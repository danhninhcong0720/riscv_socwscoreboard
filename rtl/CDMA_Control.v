==> flow/design.v <==
module CDMA_Control(
    input wire clk,
    input wire rst_n,
    input wire dma_en,
    input wire [31:0] read_addr,
    input wire [31:0] write_addr,
    input wire [31:0] byte_length,
    output wire dma_done,
    input wire awready,
    output reg [9:0] awaddr,
    output reg awvalid,
    input wire [1:0] bresp,
    input wire bvalid,
    output wire bready,
    input wire wready,
    output reg [31:0] wdata,
    output reg wvalid
);
    parameter DEFAULT = 2'b00;
    parameter SET_READ_ADDR = 2'b01;
    parameter SET_WRITE_ADDR = 2'b10;
    parameter SET_BYTE_LENGTH = 2'b11;
    parameter SOURCE_BRAM = 32'h00000000;  
    parameter SOURCE_OS = 32'h00020000;  
    parameter SOURCE_P1 = 32'h00010000;  
    parameter SOURCE_P2 = 32'h00030000;  
    parameter SOURCE_P3 = 32'h00040000;  
    parameter INSTR_ADDR = 32'h00000000;  
    parameter DATA_ADDR = 32'h00010000;  
    parameter LENGTH_OS = 32'd20;
    reg [1:0] state;  
    reg [31:0] read_addr_store, write_addr_store, byte_length_store;
    always @(posedge clk or negedge rst_n) begin
        if(!rst_n) begin
            read_addr_store <= 32'd0;
            write_addr_store <= 32'd0;
            byte_length_store <= 32'd0;
        end
        else begin
            if(dma_en) begin
                read_addr_store <= read_addr;
                write_addr_store <= write_addr;
                byte_length_store <= byte_length;
            end
            else begin 
                read_addr_store <= read_addr_store;
                write_addr_store <= write_addr_store;
                byte_length_store <= byte_length_store;
            end
        end
    end
    always @(posedge clk or negedge rst_n) begin
        if(!rst_n) begin
            state <= 2'b00;
        end
        else begin
            case(state)
                DEFAULT: begin
                    if(dma_en) state <= SET_READ_ADDR;
                    else state <= state;
                end
                SET_READ_ADDR: begin
                    if(awready & wready) state <= SET_WRITE_ADDR;
                    else state <= state;
                end
                SET_WRITE_ADDR: begin
                    if(awready & wready) state <= SET_BYTE_LENGTH;
                    else state <= state;
                end
                SET_BYTE_LENGTH: begin
                    if(awready & wready) state <= DEFAULT;
                end
                default: state <= DEFAULT;
            endcase
        end
    end
    always @(*) begin
        case(state)
            SET_READ_ADDR: begin
                awaddr = 10'h18;
                awvalid = 1'b1;
                wdata = read_addr_store;
                wvalid = 1'b1;
            end
            SET_WRITE_ADDR: begin
                awaddr = 10'h20;
                awvalid = 1'b1;
                wdata = write_addr_store;
                wvalid = 1'b1;
            end
            SET_BYTE_LENGTH: begin
                awaddr = 10'h28;
                awvalid = 1'b1;
                wdata = byte_length_store;
                wvalid = 1'b1;
            end
            default: begin
                awaddr = 10'd0;
                awvalid = 1'b0;
                wdata = 32'd0;
                wvalid = 1'b0;
            end
        endcase
    end
    assign dma_done = (state == SET_BYTE_LENGTH) & (awready & wready);
    assign bready = 1'b1;
endmodule
# [Reports on CDMA_Control]
# Tool output for the design above, in the order of the flow.
# Line numbers count from 1 in the design file above.
# Operators: Yosys type, input widths -> output width; for muxes data width and select width s.
# Library cell names are shortened.
# Not given: --
[inputs] top="CDMA_Control" clock_port="clk" lib="sky130hd" lib_corner="tt_025C_1v80"

# [Word level]
# Source: Yosys, flattened and elaborated, memories not mapped. Widths are those after wreduce. Registers that Yosys merges into a memory's read port (data or address) are not register bits. Print and check cells do not count. Equal cells are merged and count once.
[word_totals] elab_cells=25 output_inout_bits=46 inputBits=104 reg_bits=98
[op_classes] n_logic=2 reduce_and_logical=4 n_eq=7 mux=8
[op_table] cell="$pmux 32 s3" count=1
[op_table] cell="$pmux 6 s3" count=1
[op_table] cell="$ne 2x2->1 const B" count=4
[op_table] cell="$pmux 2 s4" count=1
[op_table] cell="$mux 2" count=4
[op_table] cell="$reduce_and 5->1" count=1
[op_table] cell="$eq 2x2->1 const B" count=2
[op_table] cell="$reduce_bool 4->1" count=1
[op_table] cell="$reduce_or 3->1" count=1
[op_table] cell="$and 1x1->1" count=2
[op_table] cell="$eq 2x1->1 const B" count=1
[op_table] cell="$logic_not 2->1" count=1
[op_table] cell="$mux 1" count=1

# [Depth]
# Longest topological path by Yosys (ltp), each cell counted once; first at word level (registers and memories cut), then after technology mapping (sequential cells cut; the memories' decode and read muxes count).
[logic_depth] word_depth=3 ABC_AREA=0 depth_mapped=5 ltp_nobuf=2

# [Mapped cells and area]
# Source: synth_stat.txt of the flow (Yosys; design flattened, memories mapped). It holds for the ABC_AREA given above (unset counts as 0); a run with the other value may have another netlist.
# Totals and module areas in this step are rounded.
[synth_totals] stdcells=305 buffers=33 seqArea_um2=2500 flip_flops=100 yosys_area_um2=4380
[types] cell="dfrtp_1" count=99 area_total_um2=2.48E+03
[types] cell="mux2_2" count=80 area_total_um2=900.864
[types] cell="a222oi_1" count=32 area_total_um2=320.307
[types] cell="mux2_4" count=18 area_total_um2=270.259
[types] cell="inv_1" count=33 area_total_um2=123.869
[types] cell="buf_2" count=18 area_total_um2=90.086
[types] cell="buf_4" count=9 area_total_um2=67.565
[types] cell="buf_6" count=4 area_total_um2=45.043
[types] cell="dfstp_2" count=1 area_total_um2=26.275
[types] cell="or2_2" count=2 area_total_um2=12.512
[types] cell="a22o_1" count=1 area_total_um2=8.758
[types] cell="a21o_1" count=1 area_total_um2=7.507
[types] cell="clkbuf_1" count=2 area_total_um2=7.507
[types] cell="conb_1" count=2 area_total_um2=7.507
[types] cell="and3_1" count=1 area_total_um2=6.256
[types] cell="or3_1" count=1 area_total_um2=6.256
[types] cell="nand2_1" count=1 area_total_um2=3.754

# [Timing after synthesis]
# Path of least setup slack by OpenSTA after synthesis, without wires, with an ideal clock, recovery checks aside; 20% of the period is set as input and as output delay. Where synthesis merged equal registers, the netlist keeps one of their names.
[synth_timing] path_kind="register -> output" from="register (name not given)" to="output wvalid" output_delay_ps=310 n_path_buf=2 path_slack_ps=170 arrival_ps=1070 t_first_pin_ps=0 period_ps=1550 stages=4 required_ps=1240 path_delay_ps=1070 period_less_setup_slack_ps=1380
# "path_delay_ps" = arrival - input delay + setup time.
# At an output port there is no setup time.
# "stages" counts driving pins, that of a launching flip-flop among them; a cell with two outputs on the path counts twice.
# "period_less_setup_slack_ps" is the clock period less the worst setup slack; recovery checks do not enter. This is arithmetic on one report: input and output delays are still those of the set period (20% each).
[synth_via] path_cell_list="dfrtp_1 > buf_2 > or3_1 > buf_4"
[synth_lines] element="end: declaration" line_no=17 text="output reg wvalid"
# No chain of elaborated cells between the ends is given.
# Nets of the timed path that keep an RTL name, with a line that drives or declares them; the list need not be complete.
[synth_nets] net="awvalid" line_no=78 text="case(state)"

# [Timing after layout]
# Path of least setup slack in the final report of run A (OpenROAD, finished layout, wires in). Where an end is a register, its clock arrival counts in the times.
# The path's times are printed in steps of 10 ps; the period is the one set.
[layout_timing] path_kind="register -> output" from="register (name not given)" to="output wdata[20]" t_first_pin_ps=350 path_slack_ps=-600 period_ps=1250 required_ps=1000 output_delay_ps=250 stages=5 arrival_ps=1600 n_path_buf=2
[layout_via] path_cell_list="dfrtp_2 > buf_12 > a222oi_1 > inv_1 > buf_2"
[layout_lines] element="end: declaration" line_no=16 text="output reg [31:0] wdata,"
# No chain of elaborated cells between the ends is given.

Design CDMA_Control on sky130hd. What follows are 2 stored runs of the flow, each under its own settings; their order means nothing. The constraints put input and output delay at 20% of the set period each and load the outputs with 0.01 pF.
"period_reached_ps" = clock period - worst setup slack. The figure is calculated, with input and output delays left at 20% of the set period.
By "critical_path_time_ps" is meant the share of the clock period that the worst setup path is allowed (20% is reserved at inputs, 20% at outputs), minus its slack. Clock arrival times at its registers enter into it.
"power.total_mw": no workload was simulated; the value follows from the tool's default switching activity.
"critical_path_time_ps" is given in steps of 10 ps.
Results are given in rounded form.

[flow] run A: files
==> flow/run.sh <==
#!/bin/bash
# the make line also repeats the synthesis and layout settings of config.mk as NAME=value (left out here)
make -C /OpenROAD-flow-scripts/flow DESIGN_CONFIG=/design/flow/config.mk WORK_HOME=/design/flow/orfs CLKGATE_MAP_FILE= finish
==> flow/config.mk <==
export PLATFORM = sky130hd
export DESIGN_NAME = CDMA_Control
export DESIGN_NICKNAME = CDMA_Control
export VERILOG_FILES = /design/flow/design.v
export SDC_FILE = /design/flow/constraint.sdc
export NUM_CORES = 4
export LEC_CHECK = 0
export ABC_AREA = 0
export CAP_MARGIN = 20
export CORE_MARGIN = 2
export CORE_UTILIZATION = 39
export HOLD_SLACK_MARGIN = 0.24
export SETUP_SLACK_MARGIN = -0.08
export SLEW_MARGIN = 15
==> flow/constraint.sdc <==
create_clock -name core_clock -period 1.25 [get_ports {clk}]
set_input_delay 0.2500 -clock core_clock [delete_from_list [all_inputs] [get_ports {clk}]]
set_output_delay 0.2500 -clock core_clock [all_outputs]
set_load 0.01 [all_outputs]

[flow] run A: metrics
[metrics] critical_path_time_ps = 1600
[metrics] critical_path_kind = register -> output
[metrics] fin_util_pct = 56.5
[metrics] setupTns_ps = -18800
[metrics] timing.setup.ws_ps = -596
[metrics] final_stdcell_area_um2 = 6160
[metrics] final_die_area_um2 = 12100
[metrics] period_reached_ps = 1846
[metrics] post_synth_area_um2 = 4380
[metrics] power.total_mw = 6.68

[flow] run B: files
==> flow/run.sh <==
#!/bin/bash
# the make line also repeats the synthesis and layout settings of config.mk as NAME=value (left out here)
make -C /OpenROAD-flow-scripts/flow DESIGN_CONFIG=/design/flow/config.mk WORK_HOME=/design/flow/orfs CLKGATE_MAP_FILE= finish
==> flow/config.mk <==
export PLATFORM = sky130hd
export DESIGN_NAME = CDMA_Control
export DESIGN_NICKNAME = CDMA_Control
export VERILOG_FILES = /design/flow/design.v
export SDC_FILE = /design/flow/constraint.sdc
export NUM_CORES = 4
export LEC_CHECK = 0
export CAP_MARGIN = 20
export CORE_MARGIN = 2
export CORE_UTILIZATION = 41
export SLEW_MARGIN = 20
==> flow/constraint.sdc <==
create_clock -name core_clock -period 1.46 [get_ports {clk}]
set_input_delay 0.2920 -clock core_clock [delete_from_list [all_inputs] [get_ports {clk}]]
set_output_delay 0.2920 -clock core_clock [all_outputs]
set_load 0.01 [all_outputs]

[flow] run B: metrics
[metrics] critical_path_time_ps = 1640
[metrics] critical_path_kind = register -> output
[metrics] fin_util_pct = 59.4
[metrics] setupTns_ps = -13900
[metrics] timing.setup.ws_ps = -467
[metrics] final_stdcell_area_um2 = 6160
[metrics] final_die_area_um2 = 11500
[metrics] period_reached_ps = 1927
[metrics] post_synth_area_um2 = 4380
[metrics] power.total_mw = 5.72
